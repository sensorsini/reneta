==> flow/design.v <==
package definesPkg;
    parameter NUM_PE        = 16;            
    parameter MAX_N         = 256;  
    parameter MAX_M         = 256;  
    parameter MAX_NoP       = MAX_N/NUM_PE;  
    localparam NZL_HA_BW    = $clog2(MAX_NoP*MAX_M);     
    localparam MAX_CNT      = (MAX_N>MAX_M)? (MAX_N):(MAX_M);
    localparam NT_BW        = $clog2(MAX_M+1);
    parameter sig_width     = 7;
    parameter exp_width     = 8;
    parameter ieee_compliance = 0;
    localparam WEIGHT_BW    = 1 + exp_width + sig_width;
    localparam ACT_BW       = 1 + exp_width + sig_width;
    localparam ACC_BW       = 1 + exp_width + sig_width;
    localparam DATA_BYTE    = 2;     
    localparam PROC_BW      = 4;
    localparam NUM_FUNC     = 4;
    localparam CFG_BW       = PROC_BW + NT_BW + $clog2(MAX_M) + $clog2(NUM_FUNC) + $clog2(MAX_CNT)*3 + $clog2(MAX_N);  
    typedef enum logic [PROC_BW-1:0]  { PROC_IDLE,
                                        PROC_MxV,
                                        PROC_MTxV,
                                        PROC_VXV,
                                        PROC_MxV_SP,
                                        PROC_MTxV_SP,
                                        PROC_VXV_SP} PROC_t;
    typedef enum logic [$clog2(NUM_FUNC)-1:0] { FUNC_NONE,
                                                FUNC_ReLU,
                                                FUNC_sigmoid,
                                                FUNC_tanh} FUNC_t;
    typedef struct packed {
        PROC_t                              proc;
        logic [NT_BW-1:0]                   nt;
        logic [$clog2(MAX_M)-1:0]           t;
        FUNC_t                              func;
        logic [$clog2(MAX_CNT)-1:0]         cnt0;
        logic [$clog2(MAX_CNT)-1:0]         cnt1;
        logic [$clog2(MAX_CNT)-1:0]         cnt2;
        logic [$clog2(MAX_N)-1:0]           n1;
    } cfg_t;
endpackage
import definesPkg::*;
module FIFO_STD #(
    parameter WIDTH = 16,
    parameter DEPTH = 4,
    parameter FWFT  = 0,                     
    localparam PTR_BW = $clog2(DEPTH),
    localparam CNT_BW = $clog2(DEPTH+1)
) (
    input  logic                clk,
    input  logic                rstn,
    input  logic                push,
    input  logic                pop,
    output logic                empty,
    output logic                full,
    input  logic [WIDTH-1:0]    din,
    output logic [WIDTH-1:0]    dout
);
    logic [WIDTH-1:0]           ram[0:DEPTH-1];
    logic [PTR_BW-1:0]          rd_ptr;
    logic [PTR_BW-1:0]          wr_ptr;
    logic [CNT_BW-1:0]          cnt;
    always_ff @(posedge clk) begin
        if (!rstn) begin
            rd_ptr <= 0;
        end else if (pop) begin
            rd_ptr <= rd_ptr + 1;
        end
    end
    always_ff @(posedge clk) begin
        if (!rstn) begin
            wr_ptr <= 0;
        end else if (push) begin
            wr_ptr <= wr_ptr + 1;
        end
    end
    generate
        if (FWFT == 0) begin:   output_register
            always_ff @(posedge clk) begin
                if (!rstn) begin
                    dout <= '0;
                end else if (pop) begin
                    dout <= ram[rd_ptr];
                end
            end
        end else begin:         no_output_register
            assign dout = ram[rd_ptr];
        end
    endgenerate
    always_ff @(posedge clk) begin
        if (push) begin
            ram[wr_ptr] <= din;
        end
    end
    always_ff @(posedge clk) begin
        if (!rstn) begin
            cnt <= 0;
        end else if (pop && !push) begin
            cnt <= cnt - 1;
        end else if (push && !pop) begin
            cnt <= cnt + 1;
        end
    end
    assign empty = (cnt == 0);
    assign full = (cnt == DEPTH);
endmodule
* Reports on FIFO_STD
The steps from the RTL of FIFO_STD to its reports follow in flow order.
Lines are those of the file above, counted from 1.
Operators carry their Yosys type and port widths (W data, S select, Z words).
Cell names lack the library's common part.
The mark - stands for no value.
- Top :: FIFO_STD
- Clock input :: clk
- Cell library :: sky130hd
- Timing corner :: tt_025C_1v80

* Elaborated design
Yosys after proc, flatten, opt, wreduce and memory -nomap, before mapping. Memory bits, and registers merged into a memory's read port (data or address), are not among the register bits. Print and check cells are not counted. Equal cells are merged and count once.
Memory sizes are those after Yosys's memory passes, which may raise the word count (mostly to a power of two), join words into wider ones and drop unused or constant bits.
- Register bits after elaboration :: 7
- Input port bits :: 20
- Word-level cells :: 21
- Memories :: 1
- Output and inout port bits :: 18
- Bits in writable memories :: 64
- Word width x clocked read ports :: 16
- Multiplexer cells :: 5
- Reductions and logical operators :: 7
- Equal/unequal tests :: 1
- Add/subtract/negate cells :: 4
** Memories
- ram :: depth 4, bits a word 16, read ports 1, wr ports 1, RTL line 58 : logic [WIDTH-1:0]           ram[0:DEPTH-1];
** Operator list (count)
- $mux W16 :: 1
- $mux W3 :: 2
- $add A2 B1 Y2 const B :: 2
- $logic_not A1 Y1 :: 3
- $add A3 B1 Y3 const B :: 1
- $sub A3 B1 Y3 const B :: 1
- $eq A3 B3 Y1 const B :: 1
- $logic_not A3 Y1 :: 1
- $logic_and A1 B1 Y1 :: 2
- $reduce_bool A2 Y1 :: 1
- $mux W2 :: 1
- $mux W1 :: 1

* Logic depth
Longest topological path by Yosys (ltp), each cell counted once; first at word level (registers and memories cut), then after technology mapping (sequential cells cut; the memories' decode and read muxes count).
- Depth in word-level cells :: 4
- ABC_AREA :: 0
- Depth in mapped cells :: 7

* Synthesis result
Source: synth_stat.txt of the flow (Yosys; design flattened, memories mapped). It holds for the ABC_AREA given above (unset counts as 0); a run with the other value may have another netlist.
- Buffer cells :: 11
- Mapped area :: 0.0034345 mm2
- Mapped flip-flops :: 87
- Sequential part of the area :: 0.0023823 mm2
- Mapped cells :: 200
** Cells by type (count)
- edfxtp_1 :: 64
- dfxtp_1 :: 23
- mux2i_1 :: 33
- o221ai_2 :: 10
- nand3b_1 :: 16
- ha_1 :: 5
- and2_1 :: 9
- buf_6 :: 5
- o221ai_1 :: 6
- buf_8 :: 2
- xor2_1 :: 3
- inv_1 :: 6
- fa_1 :: 1
- nand3b_4 :: 1
- nand3_4 :: 1
- xnor2_1 :: 2
- buf_2 :: 2
- o21ai_0 :: 2
Not listed: further types 8, cells in them 9.

* Timing after synthesis
Path of least setup slack by OpenSTA after synthesis, without wires, with an ideal clock, recovery checks aside; 20% of the period is set as input and as output delay. Where synthesis merged equal registers, the netlist keeps one of their names.
- Path kind :: input -> register
- From :: input push
- To :: register cnt[2]
- Setup time :: 70 ps
- Arrival :: 1559 ps
- Clock period :: 1900 ps
- Required time :: 1830 ps
- Path delay :: 1249 ps
- External input delay :: 380 ps
- Time at the first pin :: 380 ps
- Stages on the path :: 7
- Path buffers :: 0
- Slack :: 272 ps
- Synthesis period reached :: 1628 ps
"path delay" is the arrival time less input delay plus setup time.
"stages on the path" counts driving pins, that of a launching flip-flop among them; a cell with two outputs on the path counts twice.
"synthesis period reached" is the clock period less the worst setup slack; recovery checks do not enter. This is arithmetic on one report: input and output delays are still those of the set period (20% each).
Between the ends stands the longest chain of elaborated cells between them, by number of cells; it is not shown to be the way that was timed. Of several equally long chains one is given.
A line is the first line of the expression or statement that the cell stems from. Yosys adds cells for indexed reads and writes and turns some case tables into memories.
At most two assigning lines are given for a register; there are more.
- Path through :: inv_1 > ha_1 > inv_1 > fa_1 > xor2_1 > or3_1 > a21boi_1
- Length of the longest elaborated chain :: 3
** RTL lines, path post-synthesis
- start, declared :: RTL line 51 : input  logic                push,
- $logic_and A1 B1 Y1 :: RTL line 99 : end else if (push && !pop) begin
- $mux W3 :: RTL line 99
- $mux W3 :: RTL line 97 : end else if (pop && !push) begin
- end, assigned :: RTL line 98 : cnt <= cnt - 1;
- end, assigned :: RTL line 100 : cnt <= cnt + 1;
- end, declared :: RTL line 61 : logic [CNT_BW-1:0]          cnt;

* Timing after layout
From the final timing report of entry A: the path of least setup slack in the routed layout; clock arrival at registers is part of the times.
The report prints the path's times to 10 ps; the period is as set.
- Path kind :: input -> register
- From :: input pop
- To :: register cnt[2]
- Time at the first pin :: 610 ps
- Slack :: 890 ps
- External input delay :: 610 ps
- Required time :: 3350 ps
- Path buffers :: 1
- Clock period :: 3060 ps
- Stages on the path :: 7
- Setup time :: 60 ps
- Arrival :: 2460 ps
Between the ends stands the longest chain of elaborated cells between them, by number of cells; it is not shown to be the way that was timed. Of several equally long chains one is given.
At most two assigning lines are given for a register; there are more.
- Path through :: clkdlybuf4s50_1 > ha_1 > inv_1 > fa_1 > xor2_1 > or3_1 > a21boi_1
- Length of the longest elaborated chain :: 4
** RTL lines, path post-layout
- start, declared :: RTL line 52 : input  logic                pop,
- $logic_not A1 Y1 :: RTL line 99 : end else if (push && !pop) begin
- $logic_and A1 B1 Y1 :: RTL line 99
- $mux W3 :: RTL line 99
- $mux W3 :: RTL line 97 : end else if (pop && !push) begin
- end, assigned :: RTL line 98 : cnt <= cnt - 1;
- end, assigned :: RTL line 100 : cnt <= cnt + 1;
- end, declared :: RTL line 61 : logic [CNT_BW-1:0]          cnt;

--- measured runs ---
Record of 2 stored runs of the RTL-to-layout flow on FIFO_STD, platform sky130hd. The runs are unordered. Constraints: input delay and output delay 20% of the set period each, output load 0.01 pF.
"power" rests on the timing tool's default activity at the inputs, not on a simulated workload.

** Entry A
- Settings :: period_ns=3.06; CORE_UTILIZATION=35; PLACE_DENSITY_LB_ADDON=0.17; CORE_MARGIN=10; CELL_PAD_IN_SITES_DETAIL_PLACEMENT=0; GPL_TIMING_DRIVEN=0; CTS_CLUSTER_SIZE=48; CAP_MARGIN=0; MAX_ROUTING_LAYER=met4; SLEW_MARGIN=20
- Post-route setup TNS :: 0 ps
- Final design utilization :: 0.429
- Synthesis area :: 0.0034345 mm2
- Power :: 2,454 µW
- Overall die area :: 0.0141753 mm2
- Setup slack of the worst path :: 895 ps
- Lowest hold slack :: 508 ps

** Entry B
- Settings :: period_ns=1.75; SETUP_SLACK_MARGIN=0.07; CAP_MARGIN=20; CORE_MARGIN=2; CORE_UTILIZATION=40; SLEW_MARGIN=20
- Post-route setup TNS :: 0 ps
- Final design utilization :: 0.511
- Synthesis area :: 0.0034345 mm2
- Power :: 4,145 µW
- Overall die area :: 0.0093432 mm2
- Setup slack of the worst path :: 142 ps
- Lowest hold slack :: 441 ps
--- end ---
